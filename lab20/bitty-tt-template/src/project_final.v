==> flow/design.v <==
module bitty (
    input  logic clk,
    input  logic reset,
    input  logic run,
    input  logic [15:0] d_instr,
    output logic [15:0] d_out,
    output logic done
);
    typedef enum logic [1:0] {
        IDLE,
        FETCH,
        EXECUTE,
        WRITEBACK
    } state_t;
    state_t state, next_state;
    logic [15:0] instr;
    logic [15:0] regfile [0:7];
    logic [15:0] pc;
    logic [15:0] result;
    assign d_out = result;
    always_ff @(posedge clk or posedge reset) begin
        if (reset) begin
            state <= IDLE;
            pc <= 0;
        end else begin
            state <= next_state;
        end
    end
    always_comb begin
        next_state = state;
        done = 0;
        case (state)
            IDLE: begin
                if (run)
                    next_state = FETCH;
            end
            FETCH: begin
                next_state = EXECUTE;
            end
            EXECUTE: begin
                next_state = WRITEBACK;
            end
            WRITEBACK: begin
                done = 1;
                next_state = FETCH;
            end
        endcase
    end
    logic [2:0] opcode, rx, ry;
    assign opcode = instr[2:0];
    assign rx = instr[15:13];
    assign ry = instr[12:10];
    logic [15:0] alu_result;
    always_comb begin
        case (opcode)
            3'b000: alu_result = regfile[rx] + 1;
            3'b001: alu_result = regfile[rx] - 1;
            3'b010: alu_result = regfile[rx] ^ 16'hFFFF;
            3'b011: alu_result = regfile[rx] & 16'h0FFF;
            3'b100: alu_result = regfile[rx] << 1;
            3'b101: alu_result = regfile[rx] >> 1;
            3'b110: alu_result = regfile[rx] | 16'h00FF;
            3'b111: alu_result = 16'h0000;
            default: alu_result = 16'h0000;
        endcase
    end
    always_ff @(posedge clk) begin
        if (reset) begin
            for (int i = 0; i < 8; i++) regfile[i] <= 0;
            result <= 0;
        end else if (state == FETCH) begin
            instr <= d_instr;
        end else if (state == WRITEBACK) begin
            regfile[rx] <= alu_result;
            result <= alu_result;
            pc <= pc + 1;
        end
    end
endmodule
module project_final (
    input  logic clk,
    input  logic reset,
    input  logic [7:0] rx_data,
    input  logic rx_done,
    input  logic tx_done,
    output logic [7:0] tx_data,
    output logic tx_en
);
    logic [15:0] instr;
    logic [15:0] result;
    logic done, run;
    logic [3:0] state;
    typedef enum logic [3:0] {
        IDLE,
        LOAD_L,
        LOAD_H,
        RUN_CORE,
        WAIT_DONE,
        SEND_L,
        SEND_H
    } state_t;
    state_t current_state, next_state;
    logic [15:0] instr_reg;
    logic [7:0] low_byte, high_byte;
    bitty core (
        .clk(clk),
        .reset(reset),
        .run(run),
        .d_instr(instr_reg),
        .d_out(result),
        .done(done)
    );
    assign instr = instr_reg;
    always_ff @(posedge clk or posedge reset) begin
        if (reset)
            current_state <= IDLE;
        else
            current_state <= next_state;
    end
    always_comb begin
        next_state = current_state;
        run = 0;
        tx_en = 0;
        case (current_state)
            IDLE: if (rx_done) next_state = LOAD_L;
            LOAD_L: next_state = LOAD_H;
            LOAD_H: next_state = RUN_CORE;
            RUN_CORE: begin
                run = 1;
                next_state = WAIT_DONE;
            end
            WAIT_DONE: if (done) next_state = SEND_L;
            SEND_L: if (tx_done) next_state = SEND_H;
            SEND_H: if (tx_done) next_state = IDLE;
        endcase
    end
    always_ff @(posedge clk or posedge reset) begin
        if (reset) begin
            instr_reg <= 16'h0000;
            {low_byte, high_byte} <= 16'h0000;
        end else begin
            case (current_state)
                LOAD_L: instr_reg[7:0] <= rx_data;
                LOAD_H: instr_reg[15:8] <= rx_data;
                SEND_L: begin
                    tx_data <= result[7:0];
                    tx_en <= 1;
                end
                SEND_H: begin
                    tx_data <= result[15:8];
                    tx_en <= 1;
                end
            endcase
        end
    end
endmodule
### From RTL to reports: project_final

What the tools print for project_final, step after step.
Lines are those of the file above, counted from 1.
Not given: -

| design | value |
|---|---|
| top module | project_final |
| clock port | clk |
| cell library | sky130hd |
| timing corner | tt_025C_1v80 |

### Elaborated design

Counts by Yosys on the flattened word-level netlist (proc, flatten, opt, wreduce; memories kept). Print and check cells are left out. Cells with the same type and inputs are merged into one.
Memory sizes are those after Yosys's memory passes, which may raise the word count (mostly to a power of two), join words into wider ones and drop unused or constant bits.

| operators by class | value |
|---|---|
| add/subtract/negate cells | 2 |
| equal/unequal tests | 21 |
| mux-type cells | 22 |
| bitwise logic cells | 3 |
| reduce/logical cells | 10 |

Operators by type and width:

| cell | count |
|---|---|
| case mux 16 bit (select 8 bit) | 1 |
| two-way mux 16 bit | 3 |
| case mux 4 bit (select 7 bit) | 1 |
| adder 16 x 1 -> 16 bit with constant B | 1 |
| subtractor 16 x 1 -> 16 bit with constant B | 1 |
| inverter 16 bit | 1 |
| case mux 8 bit (select 2 bit) | 1 |
| two-way mux 4 bit | 4 |
| equality test 3 bit with constant B | 4 |
| equality test 4 x 3 -> 1 bit with constant B | 3 |
| two-way mux 3 bit | 4 |
| != test 2 bit with constant B | 4 |
| equality test 4 x 2 -> 1 bit with constant B | 2 |
| case mux 2 bit (select 4 bit) | 1 |
| nonzero test 7 bit | 1 |
| AND reduction 2 bit | 3 |
| equality test 3 x 2 -> 1 bit with constant B | 2 |
| AND reduction 5 bit | 1 |
| two-way mux 1 bit | 5 |
| equality test 2 bit with constant B | 2 |
| equality test 4 x 1 -> 1 bit with constant B | 1 |
| zero test 4 bit | 1 |
| equality test 3 x 1 -> 1 bit with constant B | 1 |
| zero test 3 bit | 1 |
| OR reduction 3 bit | 1 |
| inverter 1 bit | 2 |
| equality test 2 x 1 -> 1 bit with constant B | 1 |
| != test 2 x 1 -> 1 bit with constant B | 1 |

Other operator kinds: 4; their cells: 4.

| storage and ports | value |
|---|---|
| register bits | 62 |
| bits in writable memories | 128 |
| memories kept | 1 |
| input bits | 12 |
| elaborated cells | 66 |

Memories:

| memory | depth | bits a word | line | source |
|---|---|---|---|---|
| core.regfile | 8 | 16 | 17 | `logic [15:0] regfile [0:7];` |

### Depth

Longest topological path by Yosys (ltp), each cell counted once; first at word level (registers and memories cut), then after technology mapping (sequential cells cut; the memories' decode and read muxes count).

| logic depth | value |
|---|---|
| word-level depth | 5 |
| ABC_AREA | 0 |
| gate-level depth with buffers | 16 |
| depth with buffers taken out | 13 |

### Synthesis result

Source: synth_stat.txt of the flow (Yosys; design flattened, memories mapped). It holds for the ABC_AREA given above (unset counts as 0); a run with the other value may have another netlist.
The area totals of this step are shown rounded.

Cell types:

| cell type | count |
|---|---|
| sky130_fd_sc_hd__edfxtp_1 | 142 |
| sky130_fd_sc_hd__mux4_2 | 32 |
| sky130_fd_sc_hd__nor2_1 | 156 |
| sky130_fd_sc_hd__dfxtp_1 | 19 |
| sky130_fd_sc_hd__dfrtp_1 | 15 |
| sky130_fd_sc_hd__mux2_2 | 20 |
| sky130_fd_sc_hd__o21ai_0 | 40 |
| sky130_fd_sc_hd__nand2_1 | 51 |
| sky130_fd_sc_hd__mux2i_1 | 16 |
| sky130_fd_sc_hd__xnor2_1 | 15 |
| sky130_fd_sc_hd__clkbuf_1 | 30 |
| sky130_fd_sc_hd__a21oi_1 | 20 |
| sky130_fd_sc_hd__ha_1 | 8 |
| sky130_fd_sc_hd__mux2i_4 | 4 |
| sky130_fd_sc_hd__o211ai_1 | 8 |
| sky130_fd_sc_hd__dfstp_2 | 2 |
| sky130_fd_sc_hd__xor2_1 | 6 |
| sky130_fd_sc_hd__nor2_2 | 8 |

Not listed: further types 56, cells in them 150.

| mapped netlist | value |
|---|---|
| standard cells after synthesis | 742 |
| synthesis area | 8920 µm² |
| area of sequential cells | 5070 µm² |
| flip-flops | 178 |

By module: a second synthesis without flattening, with its own total; a netlist apart from the flattened one above.

| second synthesis, totals | value |
|---|---|
| cells (unflattened synthesis) | 763 |
| area (unflattened synthesis) | 9290 µm² |

Each row is one instance without its submodules.

Modules:

| module | instances | cells | area (µm²) |
|---|---|---|---|
| bitty | 1 | 690 | 8070 |
| project_final | 1 | 73 | 1220 |

### Worst setup path after synthesis

Source: OpenSTA report_checks on the synthesized netlist (no wires, ideal clock, input and output delay 20% of the period each), path of least setup slack; recovery checks are left aside. Register names are those of the netlist, which keeps one name where synthesis merged equal registers.

| path post-synthesis | value |
|---|---|
| path type | register to register |
| start point | reg (name not given) |
| end point | mem core.regfile[0][15] |
| clock period | 5.73 ns |
| data arrival time | 4.002 ns |
| data required time | 5.459 ns |
| setup slack | 1.457 ns |
| delay of the path | 4.273 ns |
| driving pins on the path | 17 |
| path buffers | 4 |
| period reached after synthesis | 4.273 ns |

"delay of the path" = arrival - input delay + setup time.
"driving pins on the path" counts driving pins, that of a launching flip-flop among them; a cell with two outputs on the path counts twice.
"period reached after synthesis" is the clock period less the worst setup slack; recovery checks do not enter. This is arithmetic on one report: input and output delays are still those of the set period (20% each).

| between the ends, post-synthesis | value |
|---|---|
| cell sequence | sky130_fd_sc_hd__dfxtp_1 sky130_fd_sc_hd__buf_6 sky130_fd_sc_hd__buf_4 sky130_fd_sc_hd__buf_2 sky130_fd_sc_hd__mux4_2 sky130_fd_sc_hd__mux2i_1 sky130_fd_sc_hd__inv_1 sky130_fd_sc_hd__ha_1 sky130_fd_sc_hd__clkbuf_1 sky130_fd_sc_hd__a21o_1 sky130_fd_sc_hd__a41oi_1 sky130_fd_sc_hd__o211ai_1 sky130_fd_sc_hd__a211o_1 sky130_fd_sc_hd__nand2b_1 sky130_fd_sc_hd__and4_1 sky130_fd_sc_hd__a211oi_2 sky130_fd_sc_hd__nor2_1 |

RTL lines, path post-synthesis:

| item | line | source |
|---|---|---|
| end: declaration | 17 | `logic [15:0] regfile [0:7];` |

Chain of elaborated cells between the ends: none given.

### Timing after layout

From the final timing report of run 2: the path of least setup slack in the routed layout; clock arrival at registers is part of the times.

| path after layout | value |
|---|---|
| path type | register to register |
| start point | reg (name not given) |
| end point | mem core.regfile[6][15] |
| clock period | 4.14 ns |
| data arrival time | 4.33 ns |
| data required time | 4.31 ns |
| setup slack | -0.02 ns |
| driving pins on the path | 17 |
| path buffers | 3 |

| between the ends, after layout | value |
|---|---|
| cell sequence | sky130_fd_sc_hd__dfxtp_2 sky130_fd_sc_hd__buf_12 sky130_fd_sc_hd__buf_12 sky130_fd_sc_hd__mux4_2 sky130_fd_sc_hd__mux2i_4 sky130_fd_sc_hd__inv_4 sky130_fd_sc_hd__ha_4 sky130_fd_sc_hd__a21o_1 sky130_fd_sc_hd__a21o_1 sky130_fd_sc_hd__or4b_4 sky130_fd_sc_hd__o211ai_1 sky130_fd_sc_hd__a211o_1 sky130_fd_sc_hd__nand2b_4 sky130_fd_sc_hd__a311oi_4 sky130_fd_sc_hd__a211oi_4 sky130_fd_sc_hd__clkbuf_16 sky130_fd_sc_hd__nor2_2 |

RTL lines, path after layout:

| item | line | source |
|---|---|---|
| end: declaration | 17 | `logic [15:0] regfile [0:7];` |

Chain of elaborated cells between the ends: none given.

Module project_final, platform sky130hd: 2 stored runs of the flow (Yosys, OpenROAD) with differing settings, in no particular order. Input and output delays are each 20% of the period that was set; the output load is 0.01 pF.
By "clock period reached" is meant the clock period of the run minus its worst setup slack. This is arithmetic on one report: input and output delays are still those of the set period (20% each).
By "time of the worst setup path" is meant the share of the clock period that the worst setup path is allowed (20% is reserved at inputs, 20% at outputs), minus its slack. Clock arrival times at its registers enter into it.
"total power after layout" is the tool's figure for a default switching activity; nothing was simulated.
The results are shown rounded.
A setting shown as n/a is not set for that run.
Results: n/a = not shown.

| stored run | period_ns | CORE_UTILIZATION | SETUP_SLACK_MARGIN | HOLD_SLACK_MARGIN | CORE_ASPECT_RATIO | CELL_PAD_IN_SITES_DETAIL_PLACEMENT | GPL_TIMING_DRIVEN | CAP_MARGIN | MIN_ROUTING_LAYER | CORE_MARGIN | SLEW_MARGIN | PLACE_DENSITY_LB_ADDON | GPL_ROUTABILITY_DRIVEN | CTS_CLUSTER_SIZE | MAX_ROUTING_LAYER | worst setup slack after layout (ns) | full die area (µm²) | utilization after layout (%) | total power after layout (µW) | synthesis area (µm²) | clock period reached (ns) | time of the worst setup path (ns) | worst setup path type |
|---|---|---|---|---|---|---|---|---|---|---|---|---|---|---|---|---|---|---|---|---|---|---|---|
| run 1 | 3.87 | 64 | 0.79 | 0.23 | 0.54 | 0 | 0 | 0 | met2 | 2 | 20 | n/a | n/a | n/a | n/a | n/a | n/a | n/a | n/a | n/a | n/a | n/a | n/a |
| run 2 | 4.14 | 63 | n/a | n/a | 1.07 | n/a | 0 | 15 | n/a | 2 | 15 | 0.19 | 1 | 87 | met4 | -0.020 | 15100 | 77.4 | 3860 | 8920 | 4.160 | 4.16 | register to register |

Run 1: incomplete, routing halted on GRT-0232
