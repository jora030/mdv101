==> flow/design.v <==
module uart_module #(
    parameter data_width = 8
)
(
	input        clk, 
	input        rst,
	input [12:0] clks_per_bit,
	input        rx_data_bit,
	output       rx_done,
	output       tx_data_bit,
	input  [data_width-1:0] data_tx,
	input        tx_en,
	output       tx_done,
	output [data_width-1:0] recieved_data
);
	uart_rx R0(
		.data_bit(rx_data_bit),
		.clk(clk),
		.rst(rst),
    	.CLKS_PER_BIT(clks_per_bit),
		.done(rx_done),
		.data_bus(recieved_data)
	);
	uart_tx T0(
		.data_bus(data_tx),
		.clk(clk),
		.rstn(rst), 
    	.CLKS_PER_BIT(clks_per_bit),
		.run(tx_en),  
		.done(tx_done),
		.data_bit(tx_data_bit)
	);			
endmodule
module uart_rx
#(
    parameter data_width   = 8,
              IDLE         = 3'b000,
              START_BIT    = 3'b001,
              DATA_BITS    = 3'b010,
              STOP_BIT     = 3'b011,
              DONE         = 3'b101,
              ERROR_ST     = 3'b110
)
(
    input                     data_bit,
    input                     clk,
    input                     rst,
    input [12:0]              CLKS_PER_BIT,
    output reg                done,
    output [data_width - 1:0] data_bus
);
    reg [2:0] PS;
    reg [2:0] NS;
    reg [2:0]  bit_counter;
    reg [12:0] clk_counter;
    reg [data_width - 1:0] data_bus_wire;
    assign data_bus = data_bus_wire;
    always @(posedge clk) begin
        if (!rst) begin
            PS <= IDLE;
        end
        else begin
            PS <= NS;
        end
    end
    always @(negedge clk) begin
        done <= 1'b0;
        clk_counter <= clk_counter;
        bit_counter <= bit_counter;
        data_bus_wire <= data_bus_wire;
        case (PS)
            IDLE: begin
                clk_counter <= 0;
                bit_counter <= 0;
                data_bus_wire <= 0;
            end
            START_BIT: begin
                if (clk_counter < CLKS_PER_BIT / 2) begin
                    clk_counter <= clk_counter + 1;
                end
                else begin
                    clk_counter <= 0;
                end
            end
            DATA_BITS: begin
                if (clk_counter < CLKS_PER_BIT - 1) begin
                    clk_counter <= clk_counter + 1;
                end
                else begin
                    clk_counter <= 0;
                    data_bus_wire[bit_counter] <= data_bit;
                    if (bit_counter < 7) begin
                        bit_counter <= bit_counter + 1;
                    end
                end
            end
            STOP_BIT: begin
                if (clk_counter < CLKS_PER_BIT - 1) begin
                    clk_counter <= clk_counter + 1;
                end
                else begin
                    clk_counter <= 0;
                end
            end
            DONE: begin
                done <= 1'b1;
            end
            ERROR_ST: begin
            end
            default: begin
                bit_counter <= 0;
                clk_counter <= 0;
                data_bus_wire <= 0;
            end
        endcase
    end
    always @(negedge clk) begin
        NS <= PS;
        case (PS)
            IDLE: begin
                NS <= (data_bit == 1'b0) ? START_BIT : IDLE;
            end
            START_BIT: begin
                if (clk_counter == CLKS_PER_BIT / 2) begin
                    NS <= (data_bit == 1'b0) ? DATA_BITS : ERROR_ST;
                end
            end
            DATA_BITS: begin
                if (clk_counter == CLKS_PER_BIT - 1) begin
                    NS <= (bit_counter < 7) ? DATA_BITS : STOP_BIT;
                end
            end
            STOP_BIT: begin
                if (clk_counter == CLKS_PER_BIT - 1) begin
                    NS <= DONE;
                end
            end
            DONE: begin
                NS <= IDLE;
            end
            ERROR_ST: begin
                NS <= ERROR_ST;
            end
            default: begin
                NS <= IDLE;
            end
        endcase
    end
endmodule
module uart_tx
#(
    parameter data_width   = 8,
              IDLE         = 3'b000,
              START_BIT    = 3'b001,
              DATA_BITS    = 3'b010,
              STOP_BIT     = 3'b011,
              DONE         = 3'b101
)
(
    input [data_width - 1:0] data_bus,
    input                    clk,
    input                    rstn,
    input [12:0]              CLKS_PER_BIT,
    input                    run,
    output                   done,
    output                   data_bit
);
    reg [2:0] PS;
    reg [2:0] NS;
    reg [12:0] clk_counter;
    reg [2:0]  bit_counter;
    reg        data_reg;
    assign done         = PS == DONE;
    always @(posedge clk) begin
        if (!rstn) begin
            PS <= IDLE;
        end
        else begin
            PS <= NS;
        end
    end
    always @(negedge clk) begin
        data_reg<=1'b1;
        clk_counter<=clk_counter;
        bit_counter<=bit_counter;
        case (PS)
            IDLE: begin
                data_reg <=1'b1;
                bit_counter <=0;
                clk_counter <=0;
                if (!run) begin
                end
            end
            START_BIT: begin
                data_reg <=1'b0;
                if (clk_counter < CLKS_PER_BIT - 1) begin
                    clk_counter <=clk_counter + 1'b1;
                end
                else begin
                    clk_counter <=0;
                end
            end
            DATA_BITS: begin
                data_reg <=data_bus[bit_counter];
                if (clk_counter < CLKS_PER_BIT - 1) begin
                    clk_counter <=clk_counter + 1'b1;
                end
                else begin
                    clk_counter <=0;
                    if (bit_counter < 7) begin
                        bit_counter <=bit_counter + 1'b1;
                    end
                end
            end
            STOP_BIT: begin
                data_reg <=1'b1;
                if (clk_counter < CLKS_PER_BIT - 1) begin
                    clk_counter <=clk_counter + 1'b1;
                end
                else begin
                    clk_counter <=0;
                end
            end
            DONE: begin
            end
            default: begin
                data_reg <=1'b1;
                clk_counter <=0;
                bit_counter <=0;
            end
        endcase
    end
    always @(negedge clk) begin
        NS <=PS;
        case (PS)
            IDLE: begin
                NS <=(!run) ? START_BIT : IDLE;
            end
            START_BIT: begin
                NS <=(clk_counter == CLKS_PER_BIT - 1) ? DATA_BITS : START_BIT;
            end
            DATA_BITS: begin
                if (clk_counter == CLKS_PER_BIT - 1) begin
                    if (bit_counter < 7) begin
                        NS <=DATA_BITS;
                    end else begin
                        NS <=STOP_BIT;
                    end
                end
            end
            STOP_BIT: begin
                NS<=(clk_counter == CLKS_PER_BIT - 1) ? DONE : STOP_BIT;
            end
            DONE: begin
                NS<=IDLE;
            end
            default: begin
                NS<=IDLE;
            end
        endcase
    end
    assign data_bit = data_reg;
endmodule
From RTL to reports: uart_module
The steps from the RTL of uart_module to its reports follow in flow order.
Lines are those of the file above, counted from 1.
Library cell names are shortened.
{ "design": {"top": "uart_module", "clk_port": "clk", "cell_library": "sky130hd", "corner": "tt_025C_1v80"} }

Word level
Counts by Yosys on the flattened word-level netlist (proc, flatten, opt, wreduce; memories kept). Register bits leave out memories and registers merged into their read ports (data or address). Print and check cells are left out. Cells with the same type and inputs are merged into one.
{ "word_totals": {"wordCells": 84, "regBits": 54, "in_bits": 25, "output_inout_bits": 11} }
{ "classes": {"compare": 5, "n_shift": 3, "muxes": 28, "eq_ne": 16, "n_addsub": 6, "n_logic": 5, "reduce_and_logical": 10} }
{ "ops": {"columns": ["operator", "count"], "rows": [
  ["less-than comparator 13 x 32 -> 1 bit", 2],
  ["== test 13 x 32 -> 1 bit", 2],
  ["case mux 13 bit (select 3 bit)", 1],
  ["two-way mux 13 bit", 3],
  ["two-way mux 3 bit", 10],
  ["adder 13 x 1 -> 13 bit (second input constant)", 2],
  ["case mux 13 bit (select 2 bit)", 1],
  ["case mux 8 bit (select 2 bit)", 1],
  ["case mux 3 bit (select 5 bit)", 1],
  ["subtractor 13 x 1 -> 14 bit (second input constant)", 1],
  ["less-than comparator 13 x 12 -> 1 bit", 1],
  ["== test 13 x 12 -> 1 bit", 1],
  ["== test 3 x 2 -> 1 bit (second input constant)", 4],
  ["case mux 3 bit (select 4 bit)", 1],
  ["case mux 3 bit (select 2 bit)", 2],
  ["== test 3 bit (second input constant)", 3],
  ["variable shift 1 x 4 -> 8 bit", 1],
  ["variable shift 1 x 4 -> 8 bit (first input constant)", 1],
  ["indexed select 8 x 3 -> 1 bit", 1],
  ["AND 8 bit", 1],
  ["OR 8 bit", 1],
  ["NOT 8 bit", 1],
  ["two-way mux 8 bit", 1],
  ["adder 3 x 1 -> 3 bit (second input constant)", 2],
  ["== test 3 x 1 -> 1 bit (second input constant)", 2],
  ["less-than comparator 3 bit (second input constant)", 2],
  ["zero test 3 bit", 2],
  ["AND reduction 3 bit", 2]
]} }
Not listed: further kinds 11, cells in them 20.

Depth
Longest topological path by Yosys (ltp), each cell counted once; first at word level (registers and memories cut), then after technology mapping (sequential cells cut; the memories' decode and read muxes count).
{ "depth": {"depth_word": 7, "ABC_AREA": 0, "mapped_depth": 14, "depth_no_buf": 12} }

Synthesis result
Yosys stat after the flow's synthesis: flattened, memories mapped to cells. It holds for the ABC_AREA given above (unset counts as 0); a run with the other value may have another netlist.
{ "mapped": {"seqArea_um2": 1481.4, "buffers": 12, "synth_area_um2": 3923.8, "stdcells": 394, "flip_flops": 54} }
{ "by_type": {"columns": ["cell", "count", "type_area_um2"], "rows": [
  ["edfxtp_1", 40, 1.2E+03],
  ["ha_1", 44, 550.528],
  ["dfxtp_1", 14, 280.269],
  ["xnor2_1", 19, 166.41],
  ["xor2_1", 17, 148.893],
  ["a21oi_1", 25, 125.12],
  ["nor2_1", 27, 101.347],
  ["nor3_2", 10, 100.096],
  ["nand3_1", 19, 95.091],
  ["inv_1", 24, 90.086],
  ["nand2_1", 23, 86.333],
  ["and3_1", 10, 62.56],
  ["nor3_1", 11, 55.053],
  ["nand4_1", 8, 50.048],
  ["nor2b_1", 8, 50.048],
  ["mux4_2", 2, 45.043],
  ["xnor3_1", 2, 45.043],
  ["and2_1", 7, 43.792]
]} }
Not listed: further types 35, cells in them 84.
By module: a second synthesis without flattening, with its own total; a netlist apart from the flattened one above.
{ "hier_totals": {"hier_cells": 420, "area_unflattened_um2": 4162.7} }
Rows give one instance, submodules left out.
{ "by_module": {"columns": ["module", "n_inst", "area_um2", "cells", "seq_area_um2"], "rows": [
  ["uart_rx", 1, 2402.3, 254, 860.8],
  ["uart_tx", 1, 1760.4, 166, 620.6],
  ["uart_module", 1, 0.0, 0, 0.0]
]} }

Subject: flow runs of uart_module

Hi,

Settings and measured results of 2 stored flow runs for module uart_module (sky130hd), not sorted in any way. The constraints put input and output delay at 20% of the set period each and load the outputs with 0.01 pF.
"finish__power__total": no workload was simulated; the value follows from the tool's default switching activity.

settings of run A
{
  "period_ns": 13.5,
  "CORE_UTILIZATION": 49,
  "CAP_MARGIN": 20,
  "CORE_MARGIN": 2,
  "SLEW_MARGIN": 20
}
report of run A
yosys chip area after synthesis (um^2): 3923.8
finish__design__die__area: 8739.5
finish__design__instance__area__stdcell: 4645.7
finish__design__instance__utilization: 0.6012
finish__timing__setup__ws: 0.584
finish__timing__setup__tns: 0.000
finish__power__total: 4.021e-04

settings of run B
{
  "period_ns": 22.7,
  "CORE_UTILIZATION": 21,
  "SETUP_SLACK_MARGIN": -1.68,
  "CELL_PAD_IN_SITES_GLOBAL_PLACEMENT": 3,
  "GPL_ROUTABILITY_DRIVEN": 1,
  "CTS_CLUSTER_SIZE": 57,
  "MIN_ROUTING_LAYER": "met2",
  "CAP_MARGIN": 20,
  "CORE_MARGIN": 2,
  "SLEW_MARGIN": 20
}
report of run B
yosys chip area after synthesis (um^2): 3923.8
finish__design__die__area: 19793.7
finish__design__instance__area__stdcell: 4863.4
finish__design__instance__utilization: 0.2680
finish__timing__setup__ws: 3.333
finish__timing__setup__tns: 0.000
finish__power__total: 2.686e-04

Regards
